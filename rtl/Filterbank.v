==> flow/design.v <==
`timescale 1ns / 1ns
module Filterbank(Clk,
                  Rst,
                  Enable,   
                  Done,  
                  Mulin1_fil,
                  Mulin2_fil,
                  Mulout, 
                  Channel,
                  Ram_WEN,
                  Ram_CEN,
                  Ram_A,
                  Ram_D,  
                  Ram_Q, 
                  Rom_A,
                  Rom_Q,
                  Rom_CEN);
input         Clk;
input         Rst;
input         Enable;
input         Channel;
input[19:0]   Ram_Q;
input[39:0]   Mulout;
input[19:0]   Rom_Q;
output        Done;
output        Ram_CEN;
output        Ram_WEN; 
output        Rom_CEN;
output[12:0]  Rom_A;
output[12:0]  Ram_A;
output[19:0]  Ram_D;
output[19:0]  Mulin1_fil;
output[19:0]  Mulin2_fil;
reg           Done;
reg           Ram_CEN;
reg           Ram_WEN;   
reg           Rom_CEN;
reg[12:0]     Rom_A;
reg[12:0]     Ram_A;
reg[19:0]     Ram_D;
reg signed[19:0] Mulin1_fil;
reg signed[19:0] Mulin2_fil;   
reg[3 :0] Fifo_point0;
reg[3 :0] Fifo_point1;
reg[9 :0] Clear_Cnt0;
reg       Clear_Cnt1;  
reg       Clear_flag;        
reg[2 :0] CS,NS;
reg[4 :0] Sfb_cnt;
reg[4 :0] Line_cnt;
reg[5 :0] Mdct_cnt;          
reg       Mdct_en0;
reg       Mdct_en1;
reg signed[19:0] Data0_reg;
reg signed[19:0] Data1_reg;
reg signed[19:0] Accum_reg;
reg signed[39:0] Mulout_reg;  
reg signed[45:0] Adder_reg;
parameter 
          IDLE =3'b000,
          CLEAR=3'b001,
          MDCT =3'b010,
          ACCUM=3'b011, 
          SELST=3'b100,
          READY=3'b101;
reg        RamWen_c;
reg[12:0]  RamAddr_c;
reg        RamCen_m;
reg        RamWen_m;
reg[12:0]  RamAddr_m;
reg[19:0]  RamD_m; 
reg        RomCen_m;
reg[12:0]  RomAddr_m;  
reg        RamCen_a;
reg        RamWen_a;
reg[12:0]  RamAddr_a;
reg        RomCen_a;
reg[12:0]  RomAddr_a;
reg        Mdct_en;    
reg[5 :0]  Addr1;
reg[5 :0]  Addr2;  
reg[4 :0]  Addr3;
reg[5 :0]  Temp2;
reg[5 :0]  Temp3;
reg[5 :0]  Temp4;
reg[4 :0]  Temp5;  
reg[9 :0]  Temp6;   
reg[9 :0]  Temp7;
reg[3 :0]  Temp8; 
reg[9 :0]  Temp10; 
reg[15:0]  Temp12;
reg[9 :0]  Temp11;
reg signed[19:0]Temp0; 
wire       Poverflow;
wire       Noverflow;
always@(posedge Clk)
begin
  if(!Rst)
    CS<=#0 IDLE;
  else
    CS<=#0 NS;
end
always@(CS or Clear_Cnt0 or Enable or Clear_flag or Line_cnt or Mdct_cnt or Sfb_cnt or Clear_Cnt1)
begin
  case(CS)
    IDLE: if(Enable)
            begin
            if(Clear_flag)
             NS=MDCT;
            else
             NS=CLEAR;
            end
          else
            NS=IDLE;
   CLEAR:if(Clear_Cnt0==1023&&Clear_Cnt1==1)
          NS=MDCT;
         else
          NS=CLEAR;
   MDCT :if(Line_cnt==31&&Mdct_cnt==39)
           NS=ACCUM;
         else
           NS=MDCT;
   ACCUM:if(Line_cnt==31&&Mdct_cnt==21)
           NS=SELST;
         else
           NS=ACCUM;
   SELST:if(Sfb_cnt==17)
           NS=READY;
         else
           NS=MDCT;   
   READY:  NS=IDLE;
   default: NS=IDLE;
 endcase
end
always@(posedge Clk)
begin
  if(Sfb_cnt==17&&CS==SELST)
    Done<=#0 1'b1;
  else
    Done<=#0 1'b0;
end
always@(posedge Clk)
begin
  if(!Rst)
    Clear_flag<=#0 1'b0;
  else if(Clear_Cnt0==1023)
    Clear_flag<=#0 1'b1;
end
always@(posedge Clk)
begin
  if(CS==CLEAR)
    Clear_Cnt1<=#0 ~Clear_Cnt1;  
  else
    Clear_Cnt1<=#0 1'b0;
end
always@(posedge Clk)
begin
  if(!Rst)
    Clear_Cnt0<=#0 10'b0;
  else if(Clear_Cnt1)
    Clear_Cnt0<=#0 Clear_Cnt0+1;
end
always@(Clear_Cnt0 or Clear_Cnt1 )
begin 
   RamWen_c=1'b0;
   RamAddr_c={2'b11,Clear_Cnt1,Clear_Cnt0};
end
always@(posedge Clk)
begin
  if(CS==IDLE||Mdct_cnt==39||((CS==ACCUM)&&(Mdct_cnt==21)))
    Mdct_cnt<=#0 6'b0;
  else if(CS==MDCT||CS==ACCUM)
    Mdct_cnt<=#0 Mdct_cnt+1;
end
always@(posedge Clk)
begin
 if(CS==IDLE)
   Line_cnt<=#0 5'b0;
 else if(Mdct_cnt==39||((CS==ACCUM)&&(Mdct_cnt==21)))
   Line_cnt<=#0  Line_cnt+1;
end    
always@(posedge Clk)
begin
  if(CS==IDLE)
    Sfb_cnt<=#0 5'b0;
  else if(CS==SELST)
    Sfb_cnt<=#0 Sfb_cnt+1;
end
always@(posedge Clk)
begin
  if(!Rst)
    begin
    Fifo_point0<=#0 4'b0;
    Fifo_point1<=#0 4'b0;
    end
  else if(CS==SELST)
    begin
    if(Channel)       
     Fifo_point1<=#0 Fifo_point1-1;
    else
     Fifo_point0<=#0 Fifo_point0-1;
    end
end
always@(posedge Clk)
begin  
 if(CS==MDCT)
   begin
     Data0_reg<=#0 Ram_Q;
     Data1_reg<=#0 Data0_reg;
   end
end
always@(Rom_Q)
begin
  Mulin1_fil=Rom_Q;
end
always@(Data0_reg or Data1_reg or Line_cnt)
begin
  if(!Line_cnt[0])
   Temp0=Data1_reg+Data0_reg;
  else
   Temp0=Data0_reg-Data1_reg;
end
always@(CS or Ram_Q or Temp0 or Mdct_en)
begin
   if(CS==ACCUM) 
     Mulin2_fil=Ram_Q;
   else if(Mdct_en)  
     Mulin2_fil=Temp0; 
        else
         Mulin2_fil=20'b0;   
end
always@(Mdct_cnt)
begin
  if(Mdct_cnt[5:1]!=0&&Mdct_cnt[5:1]!=1&&Mdct_cnt[5:1]!=18
    &&Mdct_cnt[5:1]!=19&&(!Mdct_cnt[0]))
    Mdct_en=1'b1;
  else
    Mdct_en=1'b0;
end
always@(posedge Clk)
begin
  Mdct_en1<=#0 Mdct_en0;
  Mdct_en0<=#0 Mdct_en;
end
always@(posedge Clk)
begin
  if(Mdct_en0&&(CS==MDCT))
   Mulout_reg[20:0]<=#0 Mulout[38:18];
  else
   Mulout_reg<=#0 Mulout;
end
always@(posedge Clk)
begin
  if(Mdct_cnt==0)
    Accum_reg<=#0 20'b0;
  else if(Mdct_en1)
    Accum_reg<=#0 Accum_reg+Mulout_reg[0]+Mulout_reg[20:1];
end
always@(Mdct_cnt)
begin
  if(Mdct_cnt==0||Mdct_cnt[0]||(Mdct_cnt[5]&&(Mdct_cnt[4:0]!=0)))
    RomCen_m=1'b1;
  else 
    RomCen_m=1'b0;
end
always@(Mdct_cnt or Line_cnt)
begin 
  Temp8=Mdct_cnt[4:1]-1;
  RomAddr_m={4'b1010,Line_cnt,Temp8};
end
always@(CS or Mdct_cnt)
begin
 if((CS==MDCT&&(!Mdct_cnt[5]))||(Mdct_cnt==37||Mdct_cnt==38))
   RamCen_m=1'b0;
 else
   RamCen_m=1'b1;
end
always@(Mdct_cnt)
begin
  if(Mdct_cnt==37||Mdct_cnt==38)
    RamWen_m=1'b0;
  else
    RamWen_m=1'b1;
end
always@(Line_cnt)
begin 
  Temp2=32-Line_cnt;
  Temp3=16+Line_cnt;
  Temp4=80-Line_cnt;
  if(Line_cnt==16)
    begin
    Addr1=6'b010000;  
    Addr2=6'b110000;
    end
  else if(!Line_cnt[4])  
    begin
    Addr1={1'b0,Line_cnt};  
    Addr2=Temp2;
    end
  else
    begin
    Addr1=Temp3;  
    Addr2=Temp4;
    end
end
always@(Channel or Addr1 or Addr2 or Mdct_cnt or Fifo_point0 or Fifo_point1 or Sfb_cnt )
begin 
  Temp5=~{1'b0,Mdct_cnt[5:1]};
  Temp6={2'b0,Mdct_cnt[5:1],4'b0000}+{Mdct_cnt[5:1],1'b0}+Sfb_cnt;  
  Temp7={Temp5,4'b0}+{Temp5,1'b0}+Sfb_cnt;
  case(Mdct_cnt)
    37:begin
       if(Channel)
        RamAddr_m={3'b111,Fifo_point1,Addr1};
       else
        RamAddr_m={3'b110,Fifo_point0,Addr1}; 
       end
    38:begin
       if(Channel)
        RamAddr_m={3'b111,Fifo_point1,Addr2};
       else
        RamAddr_m={3'b110,Fifo_point0,Addr2}; 
       end 
    default:   
       begin
        if(Mdct_cnt[0])
        RamAddr_m={2'b01,Channel,Temp6};
       else
        RamAddr_m={2'b01,Channel,Temp7}; 
       end
  endcase
end                              
always@( Line_cnt or Mdct_cnt or Accum_reg )
begin
  if(Mdct_cnt==37)
    begin
    if(Line_cnt==16)
      RamD_m=20'b0;
     else
      RamD_m=Accum_reg;
    end
  else
    begin 
    if(!Line_cnt[4])      
      RamD_m=~Accum_reg+1;
    else
      RamD_m=Accum_reg;
    end
end
always@(Mdct_cnt )
begin
  if(Mdct_cnt[4]==0)
    RomCen_a=1'b0;
  else
    RomCen_a=1'b1;
end
always@(Mdct_cnt or Line_cnt)
begin
 RomAddr_a={4'b1011,Mdct_cnt[3:0],Line_cnt};
end
always@( Mdct_cnt )
begin
  if(Mdct_cnt[4]==0||Mdct_cnt==20)
    RamCen_a=1'b0;
  else
    RamCen_a=1'b1;
end   
always@(Mdct_cnt )
begin
  if(Mdct_cnt==20)
    RamWen_a=1'b0;
  else
    RamWen_a=1'b1;
end
always@(Mdct_cnt)
begin
  case(Mdct_cnt)
   0 :Addr3=5'b00000;
   1 :Addr3=5'b00011;
   2 :Addr3=5'b00100;
   3 :Addr3=5'b00111;
   4 :Addr3=5'b01000;
   5 :Addr3=5'b01011;
   6 :Addr3=5'b01100;
   7 :Addr3=5'b01111;
   8 :Addr3=5'b10000;
   9 :Addr3=5'b10011;
   10:Addr3=5'b10100;
   11:Addr3=5'b10111;
   12:Addr3=5'b11000;
   13:Addr3=5'b11011;
   14:Addr3=5'b11100;
   default: Addr3=5'b11111;
  endcase
end
always@(Channel or Fifo_point0 or Fifo_point1 or Line_cnt or Mdct_cnt or Sfb_cnt or Addr3)
begin
  begin 
    Temp11={2'b0,Line_cnt[4:0],4'b0000}+{Line_cnt[4:0],1'b0}+Sfb_cnt;
  if(Channel)
    Temp10=Line_cnt+{Addr3,5'b0}+{Fifo_point1,6'b0};
  else
    Temp10=Line_cnt+{Addr3,5'b0}+{Fifo_point0,6'b0};
  end 
  if(Mdct_cnt==20)
    RamAddr_a={2'b01, Channel,Temp11};  
  else 
    RamAddr_a={2'b11, Channel,Temp10};
end  
always@(posedge Clk)
begin
  if(Mdct_cnt==0)
    Adder_reg<=#0 46'b0;
  else if((CS==ACCUM)&&(Mdct_cnt!=0&&Mdct_cnt!=1&&Mdct_cnt!=2&&Mdct_cnt!=3&&Mdct_cnt!=20)) 
    Adder_reg<=#0 Adder_reg+{Mulout_reg[39],Mulout_reg[39],Mulout_reg[39],Mulout_reg[39],Mulout_reg[39],Mulout_reg[39],Mulout_reg};
end  
assign  Poverflow=|Adder_reg[44:37];
assign  Noverflow=&Adder_reg[44:37];    
always@(Adder_reg or Poverflow or Noverflow )
 begin
 if(!Adder_reg[45]&&Poverflow)
   Temp12=16'b0111_1111_1111_1111;
 else if (Adder_reg[45]&&!Noverflow)
   Temp12=16'b1000_0000_0000_0000;
 else
   Temp12=Adder_reg[37:22];
end
always@(posedge Clk)
begin
 if(CS==MDCT)
  begin
  Rom_CEN<=#0 RomCen_m;
  Rom_A<=#0   RomAddr_m;
  end
 else
  begin
  Rom_CEN<=#0 RomCen_a;
  Rom_A<=#0   RomAddr_a;
  end
end
always@(posedge Clk)
begin
 if(CS==MDCT)
  begin
  Ram_CEN<=#0 RamCen_m;
  Ram_A<=#0   RamAddr_m;  
  Ram_D<=#0   RamD_m;
  Ram_WEN<=#0 RamWen_m;
  end
 else if(CS==CLEAR)
  begin
  Ram_CEN<=#0 1'b0;
  Ram_A<=#0   RamAddr_c;  
  Ram_D<=#0   20'b0;
  Ram_WEN<=#0 1'b0;
  end
 else
  begin
  Ram_CEN<=#0 RamCen_a;
  Ram_A<=#0   RamAddr_a;  
  Ram_D<=#0   Temp12;
  Ram_WEN<=#0 RamWen_a;
  end
end
endmodule  
# Tool chain data of Filterbank
# Tool output for the design above, in the order of the flow.
# Line numbers count from 1 in the design file above.
# A cell with - has no value.
# inputs
top_module	Filterbank
clock_port	Clk
library	sky130hd
lib_corner	tt_025C_1v80

# Elaborated design
# Yosys after proc, flatten, opt, wreduce and memory -nomap, before mapping. Print and check cells are not counted. Equal cells are merged and count once.
# Memory sizes are those after Yosys's memory passes, which may raise the word count (mostly to a power of two), join words into wider ones and drop unused or constant bits.
# op_classes
addsub	25
n_mul	0
div	0
compare	0
equal	20
n_shift	0
mux	47
bitwise	5
reduce_logical	42
# op_table
cell	n
two-way mux 20 bit	7
two-way mux 16 bit	3
adder 46 bit	1
adder 20 bit	2
two-way mux 13 bit	3
adder 10 x 5 -> 10 bit	3
adder 9 x 6 -> 10 bit	3
two-way mux 10 bit	3
parallel mux 13 bit (select 2 bit)	1
two-way mux 6 bit	4
two-way mux 11 bit	2
two-way mux 21 bit	1
adder 10 bit	2
adder 20 x 1 -> 20 bit	1
adder 20 x 2 -> 20 bit with constant B	1
subtractor 20 bit	1
inverter 20 bit	1
logical AND 1 bit	19
== test 6 bit with constant B	3
== test 5 bit with constant B	3
parallel mux 3 bit (select 5 bit)	1
two-way mux 1 bit	14
subtractor 4 x 1 -> 4 bit with constant B	3
!= test 6 x 2 -> 1 bit with constant B	2
== test 6 x 5 -> 1 bit with constant B	2
adder 10 x 1 -> 10 bit with constant B	1
== test 10 bit with constant B	1
adder 5 x 1 -> 5 bit with constant B	2
# Other operator kinds: 28; their cells: 49.
# word_totals
register_bits	237
latchBits	0
ramBits	0
rom_bits	80
clocked_rd_ports_x_width	5
n_memories	1
wordCells	164
# mem_list
memory	words	width	rd	wr	line_no	rtl
(name not given)	16	5	1	0	377	case(Mdct_cnt)

# Logic depth
# Yosys ltp: most cells in a row. Word level: on the elaborated netlist, between registers, memories and ports. Mapped: between sequential cells and ports; inverters and the memories' decode and read muxes count.
# depth
depth_word	8
abc_area	0
depth_mapped	16
depth_no_buf	16

# Netlist
# Yosys stat after the flow's synthesis: flattened, memories mapped to cells. It holds for the ABC_AREA given above (unset counts as 0); a run with the other value may have another netlist.
# synth_totals
mapped_cells	1747
synth_area_um2	15252.1
sequential_area_um2	5395.2
ff_cells	240
# by_type
cell_type	n
sky130_fd_sc_hd__dfxtp_1	181
sky130_fd_sc_hd__edfxtp_1	59
sky130_fd_sc_hd__ha_1	131
sky130_fd_sc_hd__xnor2_1	81
sky130_fd_sc_hd__a21oi_1	138
sky130_fd_sc_hd__nand2_1	162
sky130_fd_sc_hd__nor2_1	160
sky130_fd_sc_hd__o21ai_0	92
sky130_fd_sc_hd__a21o_1	48
sky130_fd_sc_hd__xor2_1	41
sky130_fd_sc_hd__mux2_2	26
sky130_fd_sc_hd__nand3_1	53
sky130_fd_sc_hd__clkbuf_1	66
sky130_fd_sc_hd__fa_1	11
sky130_fd_sc_hd__inv_1	58
sky130_fd_sc_hd__o21a_1	27
sky130_fd_sc_hd__nor3_1	39
sky130_fd_sc_hd__buf_4	24
# Other cell types: 64; their cells: 350.

# Worst setup path after synthesis
# OpenSTA on the mapped netlist: ideal clock, no wires. The path of least setup slack (recovery checks aside). Input and output delay are each 20% of the period. Register names are those of the netlist, which keeps one name where synthesis merged equal registers.
# synth_timing
path_kind	register -> output
from	register Line_cnt[0]
to	output port Mulin2_fil[12]
period_ns	4.04
output_delay_ns	0.808
arrival_time_ns	3.057
setup_slack_ns	0.175
path_delay_ns	3.057
path_stages	15
n_path_buf	2
period_less_setup_slack_ns	3.865
# "path_delay_ns" is the arrival time less input delay plus setup time.
# A path that ends at an output port has no setup time.
# "path_stages" counts driving pins, that of a launching flip-flop among them; a cell with two outputs on the path counts twice.
# "period_less_setup_slack_ns" is the clock period less the worst setup slack; recovery checks do not enter. This is arithmetic on one report: input and output delays are still those of the set period (20% each).
# Between the ends stands the longest chain of elaborated cells between them, by number of cells; it is not shown to be the way that was timed. Of several equally long chains one is given.
# Each line given opens the expression or statement behind the cell; cells for indexed reads and writes are added by Yosys, which also makes memories of some case tables.
# synth_between
path_cell_list	sky130_fd_sc_hd__dfxtp_1 > sky130_fd_sc_hd__clkbuf_1 > sky130_fd_sc_hd__buf_1 > sky130_fd_sc_hd__nor2_1 > sky130_fd_sc_hd__xnor2_1 > sky130_fd_sc_hd__ha_1 > sky130_fd_sc_hd__nor2b_1 > sky130_fd_sc_hd__o21ai_0 > sky130_fd_sc_hd__a21boi_0 > sky130_fd_sc_hd__o21ai_1 > sky130_fd_sc_hd__a21oi_1 > sky130_fd_sc_hd__o211ai_1 > sky130_fd_sc_hd__a31oi_1 > sky130_fd_sc_hd__xnor2_1 > sky130_fd_sc_hd__o31ai_1
elab_chain_cells	3
cone_cells	3
cone_lines	3
# synth_lines
element	line_no	rtl
start: declaration	50	reg[4 :0] Line_cnt;
start: assignment	178	Line_cnt<=#0 5'b0;
start: assignment	180	Line_cnt<=#0  Line_cnt+1;
two-way mux 20 bit	218	if(!Line_cnt[0])
two-way mux 20 bit	227	else if(Mdct_en)
two-way mux 20 bit	225	if(CS==ACCUM)
end: declaration	33	output[19:0]  Mulin2_fil;

# Path in the finished layout
# Path of least setup slack in the final report of run 1 (OpenROAD, finished layout, wires in). Where an end is a register, its clock arrival counts in the times.
# layout_timing
path_kind	register -> output
from	register Data1_reg[0]
to	output port Mulin2_fil[12]
period_ns	3.81
output_delay_ns	0.76
arrival_time_ns	3.74
setup_slack_ns	-0.69
path_stages	16
n_path_buf	2
# Between the ends stands the longest chain of elaborated cells between them, by number of cells; it is not shown to be the way that was timed. Of several equally long chains one is given.
# layout_between
path_cell_list	sky130_fd_sc_hd__edfxtp_1 > sky130_fd_sc_hd__inv_2 > sky130_fd_sc_hd__ha_4 > sky130_fd_sc_hd__mux2_4 > sky130_fd_sc_hd__fa_2 > sky130_fd_sc_hd__nor2b_4 > sky130_fd_sc_hd__o21ai_2 > sky130_fd_sc_hd__a21boi_2 > sky130_fd_sc_hd__o21ai_2 > sky130_fd_sc_hd__a21oi_2 > sky130_fd_sc_hd__buf_4 > sky130_fd_sc_hd__o211ai_1 > sky130_fd_sc_hd__a31oi_1 > sky130_fd_sc_hd__xnor2_1 > sky130_fd_sc_hd__o31ai_1 > sky130_fd_sc_hd__buf_2
elab_chain_cells	4
cone_cells	5
cone_lines	5
# layout_lines
element	line_no	rtl
start: declaration	55	reg signed[19:0] Data1_reg;
start: assignment	209	Data1_reg<=#0 Data0_reg;
adder 20 bit	219	Temp0=Data1_reg+Data0_reg;
two-way mux 20 bit	218	if(!Line_cnt[0])
two-way mux 20 bit	227	else if(Mdct_en)
two-way mux 20 bit	225	if(CS==ACCUM)
end: declaration	33	output[19:0]  Mulin2_fil;

# 2 stored runs of Filterbank in the flow (synthesis by Yosys, layout by OpenROAD, sky130hd cells), in arbitrary order. Constraints: input delay and output delay 20% of the set period each, output load 0.01 pF.
# By "achievedPeriod_ns" is meant the clock period of the run minus its worst setup slack. This is arithmetic on one report: input and output delays are still those of the set period (20% each).
# "worst_path_time_ns" = time allowed to the worst setup path (clock period - input delay - output delay, where it has them) - its slack; a late launch clock adds to it, a late capture clock takes from it.
# "fin_power_mw" is the tool's figure for a default switching activity; nothing was simulated.
# A setting shown as - is not set for that run.
stored run	period_ns	CORE_UTILIZATION	PLACE_DENSITY_LB_ADDON	CORE_ASPECT_RATIO	CORE_MARGIN	CELL_PAD_IN_SITES_GLOBAL_PLACEMENT	GPL_TIMING_DRIVEN	CTS_CLUSTER_SIZE	CAP_MARGIN	MAX_ROUTING_LAYER	SLEW_MARGIN	SETUP_SLACK_MARGIN	TNS_END_PERCENT	ABC_AREA	GPL_ROUTABILITY_DRIVEN	CTS_CLUSTER_DIAMETER	worstSetupSlack_ns	timing.hold.ws_ns	yosys_chip_area_um2	fin_power_mw	die_footprint_um2	worst_path_time_ns	worst_path_kind	fin_util_pct	setupTns_ns	achievedPeriod_ns	layout_stdcell_area_um2
run 1	3.81	42	0.03	1.32	5	0	0	97	20	met4	20	-	-	-	-	-	-0.692	0.361	15252.1	5.670	40262.5	3.74	register -> output	53.0	-6.954	4.502	19099.6
run 2	3.6	15	0.14	-	2	-	0	-	20	-	20	0.45	15	1	1	222	-0.639	0.351	17087.6	7.037	116632.0	3.52	register -> output	20.3	-5.218	4.239	22925.7
