==> flow/design.v <==
`timescale 1ns / 1ns
module requatize(Clk,
                 Rst,
                 Enable,   
                 Done,  
                 Mulin1,
                 Mulin2,
                 Mulout,
                 Channel,
                 Rom_CEN,
                 Rom_A,
                 Rom_Q,
                 Ram_WEN,
                 Ram_CEN,
                 Ram_A,
                 Ram_D,  
                 Ram_Q,
                                 Sfrq,
                                 Blocksplit_flag,
                 Block_type,
                 Switch_point,
                                 Global_gain,
                 Sub0_gain,
                                 Sub1_gain,
                                 Sub2_gain,
                 Preflag,
                 Scalefac_scale);
input         Clk;
input         Rst;
input         Enable;
input[19:0]   Rom_Q;
input         Channel;
input[19:0]   Ram_Q;
input         Blocksplit_flag;
input[1 :0]   Block_type;
input         Switch_point;
input[7 :0]       Global_gain;
input[2 :0]   Sub0_gain;
input[2 :0]       Sub1_gain;
input[2 :0]       Sub2_gain;
input         Preflag;
input         Scalefac_scale;   
input[39:0]   Mulout;
input[1 :0]   Sfrq;
output        Done;
output        Ram_CEN;
output        Ram_WEN;
output[12:0]  Ram_A;
output[19:0]  Ram_D;
output[12:0]  Rom_A;
output        Rom_CEN;
output[19:0]  Mulin1;
output[19:0]  Mulin2;
reg           Done;
reg           Ram_CEN;
reg           Ram_WEN;
reg[12:0]     Ram_A;
reg[19:0]     Ram_D;
reg[12:0]     Rom_A;
reg           Rom_CEN;
reg[19:0]     Mulin1;
reg[19:0]     Mulin2;
parameter
          IDLE   =4'b0000,
          SAMPLE =4'b0001,
          SFBSEL =4'b0010,
          SCALE  =4'b0011,
          MULTI  =4'b0100,
          MULTO  =4'b0101,
          WRITE  =4'b0110,
          READY  =4'b0111,
                         WAIT   =4'b1000;
reg [3 :0] CS,NS;
reg [19:0] Sample_reg; 
reg [15:0] Sample_reg_Temp0;
reg [9 :0] Sample_reg_Temp1;
reg [2 :0] Sample_Cnt;
reg [9 :0] Line_reg;
reg [3 :0] Scale_reg;   
reg [2 :0] Scale_Cnt;
reg [9 :0] Index_reg;   
reg [4 :0] Sfb_reg;       
reg [2 :0] Sfb_Cnt;          
reg [1 :0] Win_reg;
reg [20:0] Mulout_reg; 
reg [3 :0] Is_Exp ;   
reg        Sign_reg;
reg        Is_Big;
reg[1 :0]  Block;          
reg[12:0]  Ram_addr;
reg        Ram_we;
reg        Ram_ce;
reg[12:0]  Rom_addr;
reg        Rom_ce; 
reg        Long;
reg [2 :0] Sub_gain;
reg [1 :0] Pretab;
reg [4 :0] Temp2;
reg [19:0] Gain_Correct;   
reg [3 :0] Is_Exp_Temp;   
reg [7 :0] Temp3;
reg [19:0] Temp4;
reg [19:0] Temp5;
reg signed[8 :0] Temp0; 
reg signed[8 :0] Temp1;  
reg signed[19:0] Temp6;
reg signed[5 :0] Exp_A;
reg signed[6 :0] Ind_A;    
reg signed[2 :0] Ind_B;
reg signed[5 :0] Exp_B;
reg signed[5 :0] Inx;
reg signed[7 :0] Exp;     
always@(posedge Clk)
begin
 if(!Rst)
   CS<=#0 IDLE;
 else
   CS<=#0 NS;
end
always@(CS or Line_reg or Sample_Cnt or Index_reg or Sfb_Cnt or Scale_Cnt or Enable)
begin
  case(CS) 
   IDLE:   if(Enable)
             NS=SAMPLE;
           else 
             NS=IDLE; 
   SAMPLE: if(Sample_Cnt==5)
             NS=SFBSEL;
           else
             NS=SAMPLE;              
   SFBSEL: if((Line_reg!=Index_reg)||((Sfb_Cnt==2)&&(Line_reg==36)))
             NS=SCALE;
           else
             NS=SFBSEL;    
   SCALE:  if(Scale_Cnt==2)
             NS=MULTI;
           else
           NS=SCALE;  
   MULTI:  NS=MULTO;
   MULTO:  NS=WAIT ;
        WAIT :  NS=WRITE;  
   WRITE:  if(Line_reg==575)
                  NS=READY;
                          else 
                            NS=SAMPLE;
   READY:  NS=IDLE; 
   default:NS=IDLE;
  endcase            
end    
always@(posedge Clk)
begin
 if((CS==MULTO)&&(Line_reg==575))
   Done<=#0 1'b1;
 else 
   Done<=#0 1'b0;
end
always@(posedge Clk)
begin
 if(!Rst||Sample_Cnt==5)
   Sample_Cnt<=#0 3'b0;
 else if(CS==SAMPLE)
   Sample_Cnt<=#0 Sample_Cnt+1;
end
always@(posedge Clk)
begin
 if(Sample_Cnt==2)
   Sample_reg<=#0 Ram_Q;
 else if(Sample_Cnt==5)
   Sample_reg<=#0 Rom_Q; 
end 
always@(posedge Clk)
begin
 if(Sample_Cnt==2)
   Sign_reg<=#0 Ram_Q[15];
end
always@(Sample_reg)
begin
 if(Sample_reg[15])
  Sample_reg_Temp0=~(Sample_reg[15:0])+1;
 else
  Sample_reg_Temp0=Sample_reg[15:0];
end
always@(Sample_reg_Temp0)
begin
 if(Sample_reg_Temp0[15:10]!=0)
   Sample_reg_Temp1=Sample_reg_Temp0[12:3];
 else
   Sample_reg_Temp1=Sample_reg_Temp0[9 :0];
end  
always@(posedge Clk)           
begin
  if(Sample_Cnt==0)
    Is_Big<=#0 1'b0;
  else if((Sample_Cnt==3)&&(Sample_reg_Temp0[15:10]!=0))
    Is_Big<=#0 1'b1;
end           
always@(Sample_reg_Temp1)
begin
 if(Sample_reg_Temp1==0||Sample_reg_Temp1==1)
   Is_Exp_Temp=4'b0;
 else if(Sample_reg_Temp1==2)
   Is_Exp_Temp=4'b0010;
 else if(Sample_reg_Temp1==3||Sample_reg_Temp1==4)
   Is_Exp_Temp=4'b0011;
 else if((Sample_reg_Temp1>4)&&(Sample_reg_Temp1<9))
   Is_Exp_Temp=4'b0100;
 else if((Sample_reg_Temp1>8)&&(Sample_reg_Temp1<14))
   Is_Exp_Temp=4'b0101;                 
 else if((Sample_reg_Temp1>13)&&(Sample_reg_Temp1<23))
   Is_Exp_Temp=4'b0110;          
 else if((Sample_reg_Temp1>22)&&(Sample_reg_Temp1<39))
   Is_Exp_Temp=4'b0111;          
 else if((Sample_reg_Temp1>38)&&(Sample_reg_Temp1<65))
   Is_Exp_Temp=4'b1000;          
 else if((Sample_reg_Temp1>64)&&(Sample_reg_Temp1<108))
   Is_Exp_Temp=4'b1001;
 else if((Sample_reg_Temp1>107)&&(Sample_reg_Temp1<182))
   Is_Exp_Temp=4'b1010;
 else if((Sample_reg_Temp1>181)&&(Sample_reg_Temp1<305))
   Is_Exp_Temp=4'b1011;
 else if((Sample_reg_Temp1>304)&&(Sample_reg_Temp1<513))
   Is_Exp_Temp=4'b1100;
 else if((Sample_reg_Temp1>512)&&(Sample_reg_Temp1<862))
   Is_Exp_Temp=4'b1101;
 else          
   Is_Exp_Temp=4'b1110;
end
always@(posedge Clk)
begin
  if(Sample_Cnt==3)
    Is_Exp <=#0 Is_Exp_Temp;
end               
always@(Blocksplit_flag or Block_type or Switch_point)
begin
  if((Blocksplit_flag==1)&&(Block_type==2)) 
      begin
      if (Switch_point==1) 
                 Block=2'b11;                      
           else                                            
       Block=2'b10;                                          
                end              
  else 
            Block=2'b00;                      
end 
always@(Block or Line_reg)
begin
 if((Block==0)||((Block==3)&&(Line_reg<35)))
   Long=1;
 else
   Long=0;
end 
always@(posedge Clk)
begin
  if(CS==SFBSEL)
    Sfb_Cnt<=#0 Sfb_Cnt+1;
  else
    Sfb_Cnt<=#0 2'b0;
end
always@(posedge Clk)
begin      
 case(Block)
   0: begin 
      if(CS==IDLE)
        Index_reg<=#0 10'b0000000100;
      else if(Sfb_Cnt==2)
        Index_reg<=#0 Rom_Q[9:0];
      end
   2:begin 
      if(CS==IDLE)
        Index_reg<=#0 10'b0000001100;
      else if(Sfb_Cnt==2)
        Index_reg<=#0 Rom_Q[9:0];
      end  
  3:begin 
      if(CS==IDLE)
        Index_reg<=#0 10'b0000000100;  
      else if(Line_reg==36)
        Index_reg<=#0 10'b0000110000;
      else if(Sfb_Cnt==2)
        Index_reg<=#0 Rom_Q[9:0];
      end  
  endcase
end 
always@(posedge Clk)
begin
  if(CS==IDLE)
    Sfb_reg<=#0 5'b0;
  else if((Line_reg==36)&&(Block==3))
    Sfb_reg<=#0 5'b00011;
  else if(Sfb_Cnt==2)
    Sfb_reg<=#0 Sfb_reg+1;
end    
always@(posedge Clk)
begin
 if(CS==SCALE)
   Scale_Cnt<=#0 Scale_Cnt+1;
 else 
   Scale_Cnt<=#0 2'b0;
end
always@(posedge Clk)
begin
  if(Scale_Cnt==2)
    Scale_reg<=#0 Ram_Q[3:0];
end
always@(Win_reg or Sub0_gain or Sub1_gain or Sub2_gain)
begin
  case(Win_reg)
    0: Sub_gain=Sub0_gain;
    1: Sub_gain=Sub1_gain;
    default:Sub_gain=Sub2_gain;
  endcase
end
always@(Sfb_reg)
begin 
  case(Sfb_reg)
        11: Pretab=2'b01;
        12: Pretab=2'b01;
        13: Pretab=2'b01;
        14: Pretab=2'b01;
        15: Pretab=2'b10;
        16: Pretab=2'b10;
        17: Pretab=2'b11;
        18: Pretab=2'b11;
        19: Pretab=2'b11;
        20: Pretab=2'b10;
   default:Pretab=2'b00;
  endcase
end   
always@(Inx)
begin 
  case(Inx[3:0])
    0:Gain_Correct=20'd110218;
    1:Gain_Correct=20'd131072;
    2:Gain_Correct=20'd155872;
    3:Gain_Correct=20'd185364;
    4:Gain_Correct=20'd220436;
    5:Gain_Correct=20'd262144;
    6:Gain_Correct=20'd311744;
    7:Gain_Correct=20'd370728;
    8:Gain_Correct=20'd440872;
    default:Gain_Correct=20'd0;
   endcase
end
always@(Global_gain)
begin
    Temp0=Global_gain-210;
end
always@(posedge Clk)
begin
  if(!Long)
    Temp1<=#0 Temp0-{Sub_gain,3'b0};
  else
    Temp1<=#0 Temp0;
end
always@(Temp1)
begin
  Ind_A={4'b0,Temp1[1:0]};
  Exp_A=Temp1[8:2];
end
always@(Pretab or Preflag or Scale_reg or Scalefac_scale or Long)
begin
  if(Long&&Preflag)
    Temp2={1'b0, Scale_reg}+Pretab;
  else
    Temp2={1'b0, Scale_reg};
  if(!Scalefac_scale)
    begin
         Exp_B={2'b0,Temp2[4:1]};
    if(Temp2[0])
     Ind_B=3'b010;
         else
          Ind_B=3'b000; 
    end
  else
    begin
    Ind_B=3'b000;
    Exp_B={1'b0,Temp2};
    end
end
always@(Ind_A or Ind_B)
begin
  Inx=Ind_A-Ind_B+5;
end  
always@(CS or Gain_Correct or Sample_reg)
begin
  if(CS==MULTI)
   begin
   Mulin1=Gain_Correct;
        Mulin2=Sample_reg;
        end
  else
   begin
   Mulin1=20'b0;
        Mulin2=20'b0;
        end   
end
always@(posedge Clk)
begin
 if(CS==MULTO)
  Mulout_reg<=#0 Mulout[37:17];
end 
always@(Exp_A or Exp_B or Is_Exp or Is_Big)
begin
 Exp=({Exp_A[5],Exp_A[5],Exp_A}-{2'b0,Exp_B})+({4'b0,Is_Exp}+{5'b0,Is_Big,2'b0});
end
always@(Mulout_reg)
begin
 Temp6=Mulout_reg[20:1]+Mulout_reg[0];
end
always@(Exp)
begin
 if(Exp[7])
  Temp3=~(Exp)+1;
 else
  Temp3=Exp;
end   
always@(posedge Clk)
begin
 if(Exp[7])
   Temp4<=#0 Temp6>>Temp3;
 else
   Temp4<=#0 Temp6<<Temp3;
end
always@(Temp4 or Sign_reg or Temp6)
begin
 if(Temp6==0)
    Temp5=20'b0;
 else
  begin
  if(Sign_reg)
    Temp5=~(Temp4)+1;
  else
    Temp5=Temp4;
  end    
end
always@(posedge Clk)
begin
  if(CS==WRITE)
    Ram_D<=#0 Temp5;
end
always@(posedge Clk)
begin
 if(CS==IDLE)
   Line_reg<=#0 10'b0;
 else if(CS==WRITE)
   Line_reg<=#0 Line_reg+1;
end
always@(posedge Clk)
begin
  if(CS==IDLE||Win_reg==3)
    Win_reg<=#0 2'b0;
  else if(CS==WRITE)
    Win_reg<=#0 Win_reg+1;
end 
always@(CS or Line_reg or  Sample_Cnt or Win_reg or Channel or Sfb_reg or Scale_Cnt or Long)
begin 
  if((CS==SAMPLE)&&(Sample_Cnt==0))
    begin
      Ram_we=1'b1;
      Ram_ce=1'b0;
      Ram_addr={2'b01,Channel,Line_reg};
    end
   else if((CS==SCALE)&&(Scale_Cnt==0))
    begin  
      Ram_we=1'b1;
      Ram_ce=1'b0;
      if(Long)
      Ram_addr=2624+{7'b0,Channel, Sfb_reg};
      else    
      Ram_addr=2624+{6'b0,1'b1,Sfb_reg[3:0],Win_reg};
    end   
  else if(CS==WRITE)
   begin 
    Ram_we=1'b0;
    Ram_ce=1'b0;
    Ram_addr={2'b01,Channel,Line_reg};
   end
  else
   begin 
    Ram_we=1'b1;
    Ram_ce=1'b1;
    Ram_addr=13'b0;
   end
end
always@(CS or Sample_reg_Temp1 or  Sample_Cnt or Sfrq or Sfb_reg or Long)
begin           
  case(CS) 
      SAMPLE:if(Sample_Cnt==3) 
               begin
               Rom_ce=1'b0;
               Rom_addr=Sample_reg_Temp1+3007; 
               end
             else               
               begin 
               Rom_ce=1'b1;
               Rom_addr=13'b0;  
               end
      SFBSEL:if(Sample_Cnt==0)  
               begin
               Rom_ce=1'b0;
               if(Long)
               Rom_addr=2818+{6'b0,Sfrq,Sfb_reg};
               else    
               Rom_addr=2914+{7'b0,Sfrq,Sfb_reg[3:0]}; 
               end  
             else                
               begin 
               Rom_ce=1'b1;
               Rom_addr=13'b0;   
               end
     default:begin
              Rom_ce=1'b1;
              Rom_addr=13'b0;
             end
  endcase          
end
always@(posedge Clk)
begin
  Ram_A<=#0 Ram_addr;
  Ram_WEN<=#0 Ram_we;
  Ram_CEN<=#0 Ram_ce;
end
always@(posedge Clk)
begin
  Rom_A<=#0 Rom_addr;
  Rom_CEN<=#0  Rom_ce;
end
endmodule 
### Reports on requatize

Tool output for the design above, in the order of the flow.
Lines are those of the file above, counted from 1.
Cell names lack the library's common part.
A cell with n/a has no value.

* design top: requatize
* clock: Clk
* cell library: sky130hd
* timing corner: tt_025C_1v80

### Word level

Source: Yosys, flattened and elaborated, memories not mapped. Widths are those after wreduce. Registers that Yosys merges into a memory's read port (data or address) are not register bits. Print and check cells do not count.
Yosys's memory passes give these memory sizes; they may raise the number of words (mostly to a power of two), join words into wider ones and drop unused or constant bits.

* memories kept: 2
* cells after elaboration: 202
* flip-flop bits (word level): 169
* ROM bits: 352
* output and inout bits: 90

* add/subtract/negate cells: 23
* bitwise gates (word level): 3
* muxes and demuxes: 57
* reductions and logical operators: 42
* $lt $le $gt $ge: 21
* shifts and indexed selects: 2
* eq/ne operators: 24

Memory list
* (name not given): depth 16, width 18, read ports 1, wr ports 0, line 331 `case(Inx[3:0])`
* (name not given): depth 32, width 2, read ports 1, wr ports 0, line 315 `case(Sfb_reg)`

Operators with widths (count)
* 20-bit two-way mux: 6
* 13-bit two-way mux: 5
* 10-bit two-way mux: 6
* 4-bit case mux with 8-bit select: 1
* 10-bit case mux with 3-bit select: 1
* 3-bit two-way mux: 10
* 12-bit by 6-bit adder with 13-bit output (first input constant): 2
* 12-bit by 7-bit adder with 13-bit output (first input constant): 2
* 13-bit case mux with 2-bit select: 1
* 10-bit < comparator (second input constant): 2
* 10-bit by 2-bit equality test with 1-bit output (second input constant): 2
* 10-bit by 4-bit > comparator with 1-bit output (second input constant): 2
* 10-bit by 4-bit < comparator with 1-bit output (second input constant): 2
* 10-bit by 6-bit < comparator with 1-bit output (second input constant): 2
* 10-bit by 7-bit > comparator with 1-bit output (second input constant): 2
* 10-bit by 7-bit < comparator with 1-bit output (second input constant): 2
* 20-bit by 1-bit adder with 20-bit output: 1
* 20-bit by 1-bit adder with 20-bit output (second input constant): 1
* 20-bit by 8-bit left shift with 20-bit output: 1
* 20-bit by 8-bit right shift with 20-bit output: 1
* 20-bit inverter: 1
* 20-bit zero test: 1
* 2-bit two-way mux: 10
* 1-bit logical AND: 19
* 16-bit by 1-bit adder with 16-bit output (second input constant): 1
* 16-bit inverter: 1
* 16-bit two-way mux: 1
* 8-bit two-way mux: 2

Other operator kinds: 55; their cells: 84.

### Logic depth

Yosys ltp: most cells in a row. Word level: on the elaborated netlist, between registers, memories and ports. Mapped: between sequential cells and ports; inverters and the memories' decode and read muxes count.

* depth in word-level cells: 19
* ABC_AREA: 0
* gate-level depth with buffers: 32

### Mapped cells and area

Source: synth_stat.txt of the flow (Yosys; design flattened, memories mapped). It holds for the ABC_AREA given above (unset counts as 0); a run with the other value may have another netlist.
Totals and module areas in this step are rounded.

Cell types (count)
* edfxtp_1: 80
* dfxtp_1: 92
* ha_1: 50
* xnor2_1: 62
* nand2_1: 136
* nor2_1: 126
* xor2_1: 54
* mux4_2: 19
* mux2i_1: 40
* a21oi_1: 71
* mux2_2: 28
* o21ai_0: 58
* clkbuf_1: 61
* inv_1: 61
* nor3_1: 45
* nand3_1: 43
* and2_1: 33
* nor2b_1: 28

Not listed: further types 75, cells in them 340.

* flip-flops: 172
* sequential part of the area: 4240 sq um
* cells in the netlist: 1427
* chip area (Yosys): 12600 sq um
* buffers: 90

### Timing after synthesis

Source: OpenSTA report_checks on the synthesized netlist (no wires, ideal clock, input and output delay 20% of the period each), path of least setup slack; recovery checks are left aside. Register names are those of the netlist, which keeps one name where synthesis merged equal registers.

* path kind: input-to-output
* start point: input Block_type[0]
* end point: output Mulin1[4]
* data required time: 9.440 ns
* setup slack: 4.068 ns
* launch time at the first pin: 2.360 ns
* path delay: 3.012 ns
* driving pins on the path: 17
* external input delay: 2.360 ns
* clock period: 11.8 ns
* path buffers: 4
* arrival time: 5.372 ns
* period reached after synthesis: 7.732 ns

"path delay" is the arrival time less input delay plus setup time.
At an output port there is no setup time.
"driving pins on the path" counts driving pins, that of a launching flip-flop among them; a cell with two outputs on the path counts twice.
"period reached after synthesis" is the clock period less the worst setup slack; recovery checks do not enter. This is arithmetic on one report: input and output delays are still those of the set period (20% each).
Between the ends stands the longest chain of elaborated cells between them, by number of cells; it is not shown to be the way that was timed. Of several equally long chains one is given.
A line is the first line of the expression or statement that the cell stems from. Yosys adds cells for indexed reads and writes and turns some case tables into memories.
A memory read counts as a cell of the chain, while the word-level depth stops at memories.

* path through: nand3b_1 -> a31o_2 -> clkbuf_1 -> nand2_1 -> mux2i_1 -> or2_2 -> inv_1 -> ha_1 -> clkbuf_1 -> inv_1 -> nand2_1 -> ha_1 -> clkbuf_1 -> nor2b_1 -> nand2_1 -> a21oi_1 -> buf_4
* cells in the longest elaborated chain: 15
* elaborated cells on any way between the ends: 16
* classes of those cells: 2 x add/sub; 2 x eq/ne; 6 x mux; 5 x reduce/logical; 1 x memory

RTL lines, path post-synthesis
* start, declared: line 35 `input[1 :0]   Block_type;`
* 2-bit equality test: line 235 `if((Blocksplit_flag==1)&&(Block_type==2))`
* 1-bit logical AND: line 235
* 2-bit two-way mux: line 235
* 2-bit equality test: line 247 `if((Block==0)||((Block==3)&&(Line_reg<35)))`
* 1-bit logical AND: line 247
* 1-bit logical OR: line 247
* 1-bit two-way mux: line 247
* 1-bit logical AND: line 362 `if(Long&&Preflag)`
* 5-bit two-way mux: line 362
* 2-bit two-way mux: line 369 `if(Temp2[0])`
* 2-bit two-way mux: line 366 `if(!Scalefac_scale)`
* 2-bit by 2-bit subtractor with 3-bit output: line 382 `Inx=Ind_A-Ind_B+5;`
* 3-bit by 4-bit adder with 4-bit output: line 382
* memory 16 x 18 bit: line 331 `case(Inx[3:0])`
* 20-bit two-way mux: line 386 `if(CS==MULTI)`
* end, declared: line 52 `output[19:0]  Mulin1;`

Nets of the timed path that keep an RTL name, with a line that drives or declares them; the list need not be complete.

Nets with RTL names, path post-synthesis (line)
* Mulin1[2]: 386

### Timing after layout

From the final timing report of run 1: the path of least setup slack in the routed layout; clock arrival at registers is part of the times.

* path kind: input-to-reg
* start point: input Block_type[0]
* end point: register Temp4[14]
* driving pins on the path: 26
* setup slack: 0.46 ns
* launch time at the first pin: 1.59 ns
* clock period: 7.94 ns
* path buffers: 3
* arrival time: 7.89 ns
* data required time: 8.35 ns
* setup time: 0.05 ns
* external input delay: 1.59 ns

Between the ends stands the longest chain of elaborated cells between them, by number of cells; it is not shown to be the way that was timed. Of several equally long chains one is given.

* path through: clkdlybuf4s50_1 -> nand3b_1 -> a31o_2 -> nand2_1 -> nor2_1 -> xnor2_1 -> o21ai_0 -> inv_1 -> ha_1 -> nor2b_1 -> o21a_1 -> nor2_1 -> xnor2_1 -> ha_1 -> ha_1 -> nor2b_1 -> o21ai_0 -> nor2b_1 -> a21oi_1 -> or4_1 -> and2_1 -> buf_4 -> o22ai_1 -> o21ai_0 -> a221oi_1 -> buf_4
* cells in the longest elaborated chain: 17
* elaborated cells on any way between the ends: 19
* classes of those cells: 3 x add/sub; 2 x eq/ne; 2 x shift; 6 x mux; 1 x logic; 5 x reduce/logical

RTL lines, path post-layout
* start, declared: line 35 `input[1 :0]   Block_type;`
* 2-bit equality test: line 235 `if((Blocksplit_flag==1)&&(Block_type==2))`
* 1-bit logical AND: line 235
* 2-bit two-way mux: line 235
* 2-bit equality test: line 247 `if((Block==0)||((Block==3)&&(Line_reg<35)))`
* 1-bit logical AND: line 247
* 1-bit logical OR: line 247
* 1-bit two-way mux: line 247
* (+3 left out)
* 6-bit by 6-bit subtractor with 7-bit output: line 404 `Exp=({Exp_A[5],Exp_A[5],Exp_A}-{2'b0,Exp_B})+({4'b0,Is_Exp}+{5'b0,Is_Big,2'b0});`
* 8-bit by 5-bit adder with 8-bit output: line 404
* 8-bit inverter: line 413 `Temp3=~(Exp)+1;`
* 8-bit by 2-bit adder with 8-bit output: line 413
* 8-bit two-way mux: line 412 `if(Exp[7])`
* 20-bit by 8-bit left shift with 20-bit output: line 422 `Temp4<=#0 Temp6<<Temp3;`
* 20-bit two-way mux: line 419 `if(Exp[7])`
* end, assigned: line 420 `Temp4<=#0 Temp6>>Temp3;`
* end, assigned: line 422
* end, declared: line 102 `reg [19:0] Temp4;`

Add stored flow runs of requatize

Flow measurements of requatize on sky130hd: 2 stored runs with different settings, listed in no order. Input and output delays are each 20% of the period that was set; the output load is 0.01 pF.
"time used up by the worst setup path" means the part of the period allowed to the worst setup path (the constraints hold back 20% at inputs and 20% at outputs) less its slack; where the path has registers, the arrival times of their clocks count too.
Measured values are rounded.

### Run 1

Settings: `period_ns=7.94`, `CAP_MARGIN=20`, `CORE_MARGIN=2`, `CORE_UTILIZATION=40`, `SLEW_MARGIN=20`

- Time used up by the worst setup path: 5.89 ns
- Kind of the worst setup path: input-to-reg
- Total negative slack on setup checks: 0.000 ns
- Setup slack of the worst path: 0.460 ns
- Synthesized cell area: 12600 sq um
- Standard-cell area after routing: 15400 sq um
- Worst hold slack: 0.438 ns
- Die footprint: 33000 sq um

### Run 2

Settings: `period_ns=7.61`, `CORE_UTILIZATION=29`, `PLACE_DENSITY_LB_ADDON=0.27`, `HOLD_SLACK_MARGIN=0.29`, `CELL_PAD_IN_SITES_GLOBAL_PLACEMENT=1`, `CELL_PAD_IN_SITES_DETAIL_PLACEMENT=2`, `GPL_TIMING_DRIVEN=1`, `CTS_CLUSTER_DIAMETER=133`, `CAP_MARGIN=20`, `MIN_ROUTING_LAYER=met2`, `CORE_MARGIN=2`, `SLEW_MARGIN=20`

- Time used up by the worst setup path: 5.74 ns
- Kind of the worst setup path: input-to-reg
- Total negative slack on setup checks: 0.000 ns
- Setup slack of the worst path: 0.344 ns
- Synthesized cell area: 12600 sq um
- Standard-cell area after routing: 15800 sq um
- Worst hold slack: 0.423 ns
- Die footprint: 45300 sq um
